==> flow/design.v <==
module master (
    input clk,
    input reset,
    input [15:0] datain,
    input [15:0] MISO,
    output reg cs1M,
    output reg cs2M,    
    output reg sclkM,
    output spi_data,
    output reg [15:0] MOSI,
    output reg [15:0] counter
);
reg [2:0] state;
always @(posedge clk) begin
    if(reset) begin
        MOSI <= 16'b0;
        counter <= 5'd16;
        cs1M <= 1;
        cs2M <= 1;
        sclkM <= 1'b0;  
    end else if (counter != 0) begin
        case (state)
            0 : begin
                cs1M <= 1;
                cs2M <= 1;
                sclkM <= 0;
                state <= 1;
            end 
            1 :  begin
                cs1M <= 0;
                cs2M <= 0;
                sclkM <= 1;
                MOSI <= datain[counter-1]; 
                counter <= counter -1;
                state <= 2;
            end
            2 : begin
                sclkM <= 0;
                if(counter > 0) begin
                    state <= 1;
                end else begin
                    counter <= 16;
                    state <= 0;
                end
            end
            default: state <= 0;
        endcase
    end
    else begin
        MOSI <= 0;
        sclkM <= 0;
    end
end
assign spi_data = MOSI;
endmodule
module slave1 (
    input clk,
    input reset,
    input cs1M,
    input [15:0] MOSI,
    input spi_data,
    input [15:0] counter,
    output reg cs1S,
    output reg sclkS1,
    output reg [15:0] MISO
);
reg [2:0] state;
reg [15:0] contador;
reg [15:0] dato_recibido;
reg [3:0] bit_counter;    
reg clk_counter;    
reg F;   
always @(posedge clk or posedge reset) begin
    if (reset) begin
        bit_counter <= 4'd0;  
        clk_counter <= 0;  
        dato_recibido <= 16'd0;      
        F <= 1;    
    end else begin
        if (clk_counter == 1  && cs1M == 0 && F == 1) begin
            dato_recibido <= {dato_recibido[14:0], spi_data};  
            bit_counter <= bit_counter + 1;      
            clk_counter = 0;                     
            if (bit_counter == 4'd15) begin
                F <= 0;   
            end
        end
        else begin
        clk_counter <= clk_counter + 1;  
        end
    end
end
always @(posedge clk) begin
    if(reset) begin
        MISO <= 16'b0;
        contador <= 5'd16;
        cs1S <= 0;
        sclkS1 <= 1'b0;  
    end else if (counter == 0 && contador != 0 && cs1M == 0) begin
        case (state)
            0 : begin
                sclkS1 <= 1;
                state <= 1;
            end 
            1 :  begin
                sclkS1 <= 0;
                MISO <= dato_recibido[contador-1]; 
                contador <= contador -1;
                state <= 2;
            end
            2 : begin
                sclkS1 <= 1;
                if(contador > 0) begin
                    state <= 1;
                end else begin
                    contador <= 16;
                    state <= 0;
                end
            end
            default: state <= 0;
        endcase
    end
    else if(contador == 0) begin
        MISO <= 0;
        cs1S <= 1;
    end
end  
endmodule
module slave2 (
    input clk,
    input reset,
    input cs2M,
    input [15:0] datain,
    input spi_data,
    input [15:0] counter,
    output reg cs2S,
    output reg sclkS2,
    output reg [15:0] MISO
);
reg [2:0] state;
reg [15:0] contador;
reg [15:0] dato_obtenido;
reg [3:0] bit_contador;    
reg clk_contador;    
reg FF;   
always @(posedge clk or posedge reset) begin
    if (reset) begin
        bit_contador <= 4'd0;  
        clk_contador <= 0;  
        dato_obtenido <= 16'd0;      
        FF <= 1;    
    end else begin
        if (clk_contador == 1  && cs2M == 0 && FF == 1) begin
            dato_obtenido <= {dato_obtenido[14:0], spi_data};  
            bit_contador <= bit_contador + 1;      
            clk_contador = 0;                     
            if (bit_contador == 4'd15) begin
                FF <= 0;   
            end
        end
        else begin
        clk_contador <= clk_contador + 1;  
        end
    end
end
always @(posedge clk) begin
    if(reset) begin
        MISO <= 16'b0;
        contador <= 5'd16;
        cs2S <= 0;
        sclkS2 <= 1'b0;  
    end else if (counter == 0 && contador != 0 && cs2M == 0) begin
        case (state)
            0 : begin
                sclkS2 <= 1;
                state <= 1;
            end 
            1 :  begin
                sclkS2 <= 0;
                MISO <= dato_obtenido[contador-1]; 
                contador <= contador -1;
                state <= 2;
            end
            2 : begin
                sclkS2 <= 1;
                if(contador > 0) begin
                    state <= 1;
                end else begin
                    contador <= 16;
                    state <= 0;
                end
            end
            default: state <= 0;
        endcase
    end
    else if(contador == 0) begin
        MISO <= 0;
        cs2S <= 1;
    end
end  
endmodule
module SPI (
    input clk,
    input reset,
    input [15:0] datain,
    output wire spi_cs1_l,
    output wire spi_cs2_l,
    output wire sclk1,
    output wire sclk2,
    output wire [15:0] counter1
);
wire [15:0] MOSI;
wire [15:0] MISO;
wire [15:0] counter;
wire spi_data;
assign spi_cs1_l = cs1M | cs1S;
assign spi_cs2_l = cs2M | cs2S;
assign sclk1 = sclkM | sclkS1;
assign sclk2 = sclkM | sclkS2;
master master (
    .clk(clk),
    .reset(reset),
    .datain(datain[15:0]),
    .cs1M(cs1M),
    .cs2M(cs2M),
    .sclkM(sclkM),
    .spi_data(spi_data),
    .counter(counter1[15:0]),
    .MISO(MISO[15:0]),
    .MOSI(MOSI[15:0])
);
slave1 slave1 (
    .clk(clk),
    .reset(reset),
    .MOSI(MOSI[15:0]),
    .cs1M(cs1M),
    .cs1S(cs1S),
    .sclkS1(sclkS1),
    .spi_data(spi_data),
    .counter(counter1[15:0]),
    .MISO(MISO[15:0])
);
slave2 slave2 (
    .clk(clk),
    .reset(reset),
    .datain(datain[15:0]),
    .cs2M(cs2M),
    .cs2S(cs2S),
    .sclkS2(sclkS2),
    .spi_data(spi_data),
    .counter(counter1[15:0]),
    .MISO(MISO[15:0])
);
endmodule
-- From RTL to reports: SPI
The steps from the RTL of SPI to its reports follow in flow order.
Lines are those of the file above, counted from 1.
Operators: Yosys type, input widths -> output width; for muxes data width and select width s.
Library cell names are shortened.
Not given: -
- top: SPI
- clock port: clk
- cell library: sky130hd
- timing corner: tt_025C_1v80

-- After elaboration
Counts by Yosys on the flattened word-level netlist (proc, flatten, opt, wreduce; memories kept). Register bits leave out memories and registers merged into their read ports (data or address). Print and check cells are left out. Cells with the same type and inputs are merged into one.
- add/subtract/negate cells at 3
- magnitude comparators: 3
- eq/ne operators: 9
- noted muxes and demuxes: 16
- bitwise gates (word level) at 9
- reductions and logical operators at 35
- operators with widths (kind ; count):
    $pmux 16 s2 ; 3
    $sub 16x1->16 const B ; 3
    $gt 16x1->1 const B ; 3
    $logic_not 16->1 ; 3
    $reduce_bool 16->1 ; 3
    $mux 16 ; 3
    $pmux 3 s3 ; 3
    $reduce_and 2->1 ; 8
    $reduce_bool 2->1 ; 7
    $eq 3x1->1 const B ; 3
    $eq 3x2->1 const B ; 3
    $logic_not 3->1 ; 3
    $reduce_and 3->1 ; 3
    $reduce_or 2->1 ; 4
    $pmux 1 s2 ; 4
    $ne 2x2->1 const B ; 3
    $not 1->1 ; 5
    $or 1x1->1 ; 4
    $logic_and 1x1->1 ; 4
    $mux 1 ; 3
- register bits after elaboration: 63
- noted bits of input ports: 18
- output and inout port bits at 20
- cells after elaboration: 87

-- Longest topological paths
Longest topological path by Yosys (ltp), each cell counted once; first at word level (registers and memories cut), then after technology mapping (sequential cells cut; the memories' decode and read muxes count).
- word-level depth: 5
- noted ABC_AREA: 0
- noted gate-level depth with buffers: 9
- mapped depth without buffers at 7

-- Synthesis result
The flow's flattened synthesis, as Yosys stat reports it; memories are mapped. The netlist is that of the ABC_AREA named above (0 if unset); the other value can give another one.
Totals and module areas in this step are rounded.
- cells by type (cell type ; count ; total area (µm²)):
    dfxtp_1 ; 63 ; 1261.21
    nor2_1 ; 49 ; 183.926
    xnor2_1 ; 13 ; 113.859
    xor2_1 ; 12 ; 105.101
    a21oi_1 ; 18 ; 90.086
    or3_1 ; 13 ; 81.328
    mux2_2 ; 7 ; 78.826
    ha_1 ; 6 ; 75.072
    or4_1 ; 10 ; 75.072
    nor4b_1 ; 8 ; 70.067
    nor4_1 ; 10 ; 62.56
    nand2_1 ; 14 ; 52.55
    nor2b_1 ; 8 ; 50.048
    clkbuf_1 ; 12 ; 45.043
    nor3b_1 ; 6 ; 45.043
    o21ai_0 ; 9 ; 45.043
    o31ai_1 ; 6 ; 45.043
    nor4_4 ; 2 ; 42.541
Not listed: further types 29, cells in them 73.
- cell count: 339
- noted synthesis area: 3030 µm²
- flip-flops: 63

-- Worst setup path after synthesis
OpenSTA on the mapped netlist: ideal clock, no wires. The path of least setup slack (recovery checks aside). Input and output delay are each 20% of the period. Register names are those of the netlist, which keeps one name where synthesis merged equal registers.
- kind: register -> register
- start: register master.counter[0]
- end: register slave1.contador[14]
- clock period: 3.28 ns
- setup time: 0.070 ns
- launch time at the first pin: 0.000 ns
- arrival time: 2.117 ns
- required time at 3.210 ns
- noted path slack: 1.092 ns
- path delay: 2.187 ns
- noted stages on the path: 9
- path buffers: 1
- synthesis period reached: 2.188 ns
"path delay" = arrival - input delay + setup time.
"stages on the path" counts driving pins, that of a launching flip-flop among them; a cell with two outputs on the path counts twice.
"synthesis period reached" is the clock period less the worst setup slack; recovery checks do not enter. This is arithmetic on one report: input and output delays are still those of the set period (20% each).
The rows between start and end are the longest chain of elaborated cells between them; the timing report does not say that the signal goes this way. Where chains are equally long, one stands for them.
A line is the first line of the expression or statement that the cell stems from. Yosys adds cells for indexed reads and writes and turns some case tables into memories.
A register here has more assigning lines than the two given.
- cells stage by stage: dfxtp_1 inv_1 ha_1 nor4b_1 nand4_2 or3_4 buf_6 or4_1 a21oi_1
- cells in the longest elaborated chain: 4
- elaborated cells between the ends (all ways) at 4
- classes of those cells: 4 x reduce/logical
- RTL lines, path post-synthesis (element ; RTL line ; text):
    start: declaration ; 11 ; output reg [15:0] counter
    start: assignment ; 17 ; counter <= 5'd16;
    start: assignment ; 34 ; counter <= counter -1;
    $logic_not 16->1 ; 99 ; end else if (counter == 0 && contador != 0 && cs1M == 0) begin
    $logic_and 1x1->1 x2 ; 99 ;
    $reduce_and 3->1 ; - ;
    end: assignment ; 96 ; contador <= 5'd16;
    end: assignment ; 108 ; contador <= contador -1;
    end: declaration ; 68 ; reg [15:0] contador;

-- Timing after layout
Path of least setup slack in the final report of entry B (OpenROAD, finished layout, wires in). Where an end is a register, its clock arrival counts in the times.
- kind: register -> register
- start: register master.counter[0]
- end: register slave2.contador[4]
- clock period: 3.36 ns
- setup time: 0.06 ns
- launch time at the first pin: 0.33 ns
- arrival time: 2.84 ns
- required time at 3.64 ns
- noted path slack: 0.79 ns
- noted stages on the path: 10
- path buffers: 2
The rows between start and end are the longest chain of elaborated cells between them; the timing report does not say that the signal goes this way. Where chains are equally long, one stands for them.
A register here has more assigning lines than the two given.
- cells stage by stage: dfxtp_1 inv_1 ha_1 nor4b_1 nand4_2 nand2b_1 clkbuf_1 clkbuf_1 nor4_1 mux2i_1
- cells in the longest elaborated chain: 4
- elaborated cells between the ends (all ways) at 4
- classes of those cells: 4 x reduce/logical
- RTL lines, path after layout (element ; RTL line ; text):
    start: declaration ; 11 ; output reg [15:0] counter
    start: assignment ; 17 ; counter <= 5'd16;
    start: assignment ; 34 ; counter <= counter -1;
    $logic_not 16->1 ; 172 ; end else if (counter == 0 && contador != 0 && cs2M == 0) begin
    $logic_and 1x1->1 x2 ; 172 ;
    $reduce_and 3->1 ; - ;
    end: assignment ; 169 ; contador <= 5'd16;
    end: assignment ; 181 ; contador <= contador -1;
    end: declaration ; 141 ; reg [15:0] contador;

Subject: flow runs of SPI

Hi,

Record of 2 stored runs of the RTL-to-layout flow on SPI, platform sky130hd. The runs are unordered. Constraints: input delay and output delay 20% of the set period each, output load 0.01 pF.
"achieved clock period": clock period set for the run, less the worst setup slack. It is reckoned from that one timing run; input and output delays stay at 20% of the period that was set.
"allowed time less slack (worst setup path)" = time allowed to the worst setup path (clock period - input delay - output delay, where it has them) - its slack; a late launch clock adds to it, a late capture clock takes from it.
"power consumption" rests on the timing tool's default activity at the inputs, not on a simulated workload.
The measured numbers are rounded.

Entry A

==> flow/run.sh <==
#!/bin/bash
# the make line also repeats the synthesis and layout settings of config.mk as NAME=value (left out here)
make -C /OpenROAD-flow-scripts/flow DESIGN_CONFIG=/design/flow/config.mk WORK_HOME=/design/flow/orfs CLKGATE_MAP_FILE= finish
==> flow/config.mk <==
export PLATFORM = sky130hd
export DESIGN_NAME = SPI
export DESIGN_NICKNAME = SPI
export VERILOG_FILES = /design/flow/design.v
export SDC_FILE = /design/flow/constraint.sdc
export NUM_CORES = 4
export LEC_CHECK = 0
export ABC_AREA = 1
export CAP_MARGIN = 20
export CELL_PAD_IN_SITES_DETAIL_PLACEMENT = 2
export CELL_PAD_IN_SITES_GLOBAL_PLACEMENT = 0
export CORE_MARGIN = 2
export CORE_UTILIZATION = 48
export CTS_CLUSTER_SIZE = 76
export GPL_TIMING_DRIVEN = 1
export PLACE_DENSITY_LB_ADDON = 0.24
export SETUP_SLACK_MARGIN = -0.15
export SLEW_MARGIN = 0
export TNS_END_PERCENT = 90
==> flow/constraint.sdc <==
create_clock -name core_clock -period 2.03 [get_ports {clk}]
set_input_delay 0.4060 -clock core_clock [delete_from_list [all_inputs] [get_ports {clk}]]
set_output_delay 0.4060 -clock core_clock [all_outputs]
set_load 0.01 [all_outputs]

Entry A: unfinished; error DPL-0033 in placement.

Entry B

==> flow/run.sh <==
#!/bin/bash
# the make line also repeats the synthesis and layout settings of config.mk as NAME=value (left out here)
make -C /OpenROAD-flow-scripts/flow DESIGN_CONFIG=/design/flow/config.mk WORK_HOME=/design/flow/orfs CLKGATE_MAP_FILE= finish
==> flow/config.mk <==
export PLATFORM = sky130hd
export DESIGN_NAME = SPI
export DESIGN_NICKNAME = SPI
export VERILOG_FILES = /design/flow/design.v
export SDC_FILE = /design/flow/constraint.sdc
export NUM_CORES = 4
export LEC_CHECK = 0
export CAP_MARGIN = 15
export CORE_ASPECT_RATIO = 0.86
export CORE_MARGIN = 2
export CORE_UTILIZATION = 41
export GPL_TIMING_DRIVEN = 0
export PLACE_DENSITY_LB_ADDON = 0.05
export SLEW_MARGIN = 20
export TNS_END_PERCENT = 20
==> flow/constraint.sdc <==
create_clock -name core_clock -period 3.36 [get_ports {clk}]
set_input_delay 0.6720 -clock core_clock [delete_from_list [all_inputs] [get_ports {clk}]]
set_output_delay 0.6720 -clock core_clock [all_outputs]
set_load 0.01 [all_outputs]

Measured in entry B:
- smallest hold slack: 0.462 ns
- worst slack on setup checks: 0.790 ns
- total negative slack on setup checks: 0.000 ns
- noted the allowed time less slack (worst setup path): 2.57 ns
- type of the worst setup path: register -> register
- noted the area inside the die boundary: 8100 µm²
- standard-cell area of the final layout at 3530 µm²
- cell area after synthesis at 3030 µm²
- noted the power consumption: 2.13 mW
- achieved clock period at 2.570 ns
- noted the utilization after routing: 48.6 %

Regards
